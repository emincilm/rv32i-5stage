==> flow/design.v <==
`timescale 1ns / 1ps
module CSR_Regfile #(parameter CSR_ADDR_LEN = 4)(
    input clk,
    input rst,
    input CSR_write_en,
    input [11:0] CSR_write_addr,
    input [11:0] CSR_read_addr,
    input [31:0] CSR_data_write,
    output [31:0] CSR_data_read
    );
    localparam CSR_SIZE = 1 << CSR_ADDR_LEN;
    localparam UNUSED_ADDR_LEN = 12 - CSR_ADDR_LEN;
    reg [31:0] CSR[CSR_SIZE-1 : 0];
    integer i;
    wire [CSR_ADDR_LEN-1   : 0] write_addr;
    wire [UNUSED_ADDR_LEN-1: 0] unused_write_addr;
    assign {unused_write_addr, write_addr} = CSR_write_addr;
    wire [CSR_ADDR_LEN-1   : 0] read_addr;
    wire [UNUSED_ADDR_LEN-1: 0] unused_read_addr;
    assign {unused_read_addr, read_addr} = CSR_read_addr;
    initial
    begin
        for(i = 0; i < CSR_SIZE; i = i + 1) 
            CSR[i][31:0] <= 32'b0;
    end
    always@(posedge clk or posedge rst) 
    begin 
        if (rst)
            for (i = 0; i < CSR_SIZE; i = i + 1) 
                CSR[i][31:0] <= 32'b0;
        else if(CSR_write_en)
            CSR[write_addr] <= CSR_data_write;   
    end
    assign CSR_data_read = CSR[read_addr];
endmodule
## Reports on CSR_Regfile

Tool output for the design above, in the order of the flow.
Lines are those of the file above, counted from 1.
A cell with n/a has no value.

| set-up | value |
|---|---|
| top module | CSR_Regfile |
| clock | clk |
| standard-cell library | sky130hd |
| library corner | tt_025C_1v80 |

## Elaborated design

Counts by Yosys on the flattened word-level netlist (proc, flatten, opt, wreduce). Print and check cells are left out. Cells with the same type and inputs are merged into one.

| cells by class | value |
|---|---|
| equal/unequal tests | 30 |
| multiplexer cells | 1 |
| reduce/logical cells | 18 |

Operators by type and width:

| cell | count |
|---|---|
| 32-bit case mux with 16-bit select | 1 |
| 4-bit == test (second input constant) | 16 |
| 2-bit AND reduction | 16 |
| 4-bit by 3-bit == test with 1-bit output (second input constant) | 8 |
| 4-bit by 2-bit == test with 1-bit output (second input constant) | 4 |
| 4-bit by 1-bit == test with 1-bit output (second input constant) | 2 |
| 4-bit logical NOT | 2 |

| storage and ports | value |
|---|---|
| bits in registers | 512 |
| output and inout port bits | 32 |
| elaborated cells | 65 |

## Longest topological paths

Yosys ltp: most cells in a row. Word level: on the elaborated netlist, between registers, memories and ports. Mapped: between sequential cells and ports; inverters and the memories' decode and read muxes count.

| depth | value |
|---|---|
| depth after elaboration | 2 |
| ABC_AREA | 0 |
| depth in mapped cells | 8 |
| mapped depth without buffers | 4 |

## Synthesis result

Yosys stat after the flow's synthesis: flattened, memories mapped to cells. It holds for the ABC_AREA given above (unset counts as 0); a run with the other value may have another netlist.

Cells by type:

| cell | count | area in all (µm²) |
|---|---|---|
| sky130_fd_sc_hd__dfrtp_1 | 512 | 1.28E+04 |
| sky130_fd_sc_hd__mux2_2 | 510 | 5.74E+03 |
| sky130_fd_sc_hd__a22o_1 | 83 | 726.947 |
| sky130_fd_sc_hd__nand3b_1 | 96 | 720.691 |
| sky130_fd_sc_hd__a221oi_1 | 45 | 394.128 |
| sky130_fd_sc_hd__clkbuf_1 | 101 | 379.114 |
| sky130_fd_sc_hd__a21oi_1 | 74 | 370.355 |
| sky130_fd_sc_hd__buf_2 | 70 | 350.336 |
| sky130_fd_sc_hd__nand2b_1 | 31 | 193.936 |
| sky130_fd_sc_hd__a2111oi_0 | 21 | 183.926 |
| sky130_fd_sc_hd__a31oi_1 | 28 | 175.168 |
| sky130_fd_sc_hd__and2_1 | 25 | 156.4 |
| sky130_fd_sc_hd__or3_1 | 25 | 156.4 |
| sky130_fd_sc_hd__nor2_1 | 39 | 146.39 |
| sky130_fd_sc_hd__a22oi_1 | 14 | 105.101 |
| sky130_fd_sc_hd__mux2_1 | 9 | 101.347 |
| sky130_fd_sc_hd__nand2_1 | 20 | 75.072 |
| sky130_fd_sc_hd__nand3_1 | 14 | 70.067 |

Other cell types: 41; their cells: 130.

| mapped netlist | value |
|---|---|
| cell count | 1847 |
| mapped area | 23817.8 µm² |
| sequential part of the area | 12812.3 µm² |
| flip-flops | 512 |
| buffers | 184 |

## Worst setup path after synthesis

Source: OpenSTA report_checks on the synthesized netlist (no wires, ideal clock, input and output delay 20% of the period each), path of least setup slack; recovery checks are left aside. Register names are those of the netlist, which keeps one name where synthesis merged equal registers.

| path post-synthesis | value |
|---|---|
| path type | input to output |
| start | input port CSR_read_addr[2] |
| end | output port CSR_data_read[0] |
| period | 2.78 ns |
| input delay | 0.556 ns |
| launch time at the first pin | 0.556 ns |
| data arrival time | 1.882 ns |
| slack | 0.342 ns |
| path delay | 1.326 ns |
| driving pins on the path | 6 |
| path buffers | 3 |
| period reached after synthesis | 2.438 ns |

"path delay" is the arrival time less input delay plus setup time.
A path that ends at an output port has no setup time.
"driving pins on the path": output pins that drive a net of the path, with the launching flip-flop's if there is one; two outputs of one cell count as two.
"period reached after synthesis" is the clock period less the worst setup slack; recovery checks do not enter. This is arithmetic on one report: input and output delays are still those of the set period (20% each).
The rows between start and end are the longest chain of elaborated cells between them; the timing report does not say that the signal goes this way. Where chains are equally long, one stands for them.
A line is the first line of the expression or statement that the cell stems from. Yosys adds cells for indexed reads and writes and turns some case tables into memories.

| between the ends, post-synthesis | value |
|---|---|
| cells stage by stage | sky130_fd_sc_hd__buf_2 -> sky130_fd_sc_hd__buf_4 -> sky130_fd_sc_hd__nor2_1 -> sky130_fd_sc_hd__clkbuf_1 -> sky130_fd_sc_hd__a222oi_1 -> sky130_fd_sc_hd__a31oi_1 |
| cells in the longest elaborated chain | 2 |

Ends and longest elaborated chain, post-synthesis:

| element | line | RTL |
|---|---|---|
| start, declared | 7 | `input [11:0] CSR_read_addr,` |
| 4-bit == test | 34 | `assign CSR_data_read = CSR[read_addr];` |
| 32-bit case mux with 16-bit select | 34 |  |
| end, declared | 9 | `output [31:0] CSR_data_read` |

## Path in the finished layout

From the final timing report of entry A: the path of least setup slack in the routed layout; clock arrival at registers is part of the times.

| path after layout | value |
|---|---|
| path type | register to output |
| start | register CSR[9][3] |
| end | output port CSR_data_read[3] |
| period | 1.72 ns |
| launch time at the first pin | 0.60 ns |
| data arrival time | 2.11 ns |
| slack | -0.73 ns |
| driving pins on the path | 6 |
| path buffers | 1 |

The rows between start and end are the longest chain of elaborated cells between them; the timing report does not say that the signal goes this way. Where chains are equally long, one stands for them.

| between the ends, after layout | value |
|---|---|
| cells stage by stage | sky130_fd_sc_hd__dfrtp_1 -> sky130_fd_sc_hd__nor4bb_1 -> sky130_fd_sc_hd__a311oi_1 -> sky130_fd_sc_hd__a22oi_1 -> sky130_fd_sc_hd__o32a_1 -> sky130_fd_sc_hd__buf_2 |
| cells in the longest elaborated chain | 1 |

Ends and longest elaborated chain, after layout:

| element | line | RTL |
|---|---|---|
| start, declared | 13 | `reg [31:0] CSR[CSR_SIZE-1 : 0];` |
| start, assigned | 30 | `CSR[i][31:0] <= 32'b0;` |
| start, assigned | 32 | `CSR[write_addr] <= CSR_data_write;` |
| 32-bit case mux with 16-bit select | 34 | `assign CSR_data_read = CSR[read_addr];` |
| end, declared | 9 | `output [31:0] CSR_data_read` |

Subject: flow runs of CSR_Regfile

Hi,

Module CSR_Regfile, platform sky130hd: 2 stored runs of the flow (Yosys, OpenROAD) with differing settings, in no particular order. Input and output delays are each 20% of the period that was set; the output load is 0.01 pF.
"period achieved": clock period set for the run, less the worst setup slack. It is reckoned from that one timing run; input and output delays stay at 20% of the period that was set.
"worst setup path time" means the part of the period allowed to the worst setup path (the constraints hold back 20% at inputs and 20% at outputs) less its slack; where the path has registers, the arrival times of their clocks count too.
"power consumption": no workload was simulated; the value follows from the tool's default switching activity.
Among the settings, -- means not set for that run.

| run name | period_ns | CAP_MARGIN | CORE_MARGIN | CORE_UTILIZATION | SLEW_MARGIN | SETUP_SLACK_MARGIN | PLACE_DENSITY | CELL_PAD_IN_SITES_GLOBAL_PLACEMENT | ABC_AREA | CTS_CLUSTER_DIAMETER | MIN_ROUTING_LAYER | worst setup path time (ns) | class of the worst setup path | synthesis area (µm²) | total negative slack (ns) | period achieved (ns) | power consumption (mW) | total die area (µm²) | worst setup slack after layout (ns) | standard-cell area after layout (µm²) | post-layout utilization (%) |
|---|---|---|---|---|---|---|---|---|---|---|---|---|---|---|---|---|---|---|---|---|---|
| entry A | 1.72 | 20 | 2 | 40 | 20 | -- | -- | -- | -- | -- | -- | 2.11 | register to output | 23817.8 | -19.886 | 2.452 | 34.275 | 61511.4 | -0.732 | 30311.6 | 51.5 |
| entry B | 2.42 | 0 | 2 | 24 | 25 | 0.3 | 0.38 | 0 | 0 | 388 | met2 | 1.83 | input to output | 23817.8 | -6.713 | 2.799 | 26.239 | 101777.0 | -0.379 | 32174.6 | 32.7 |

Regards
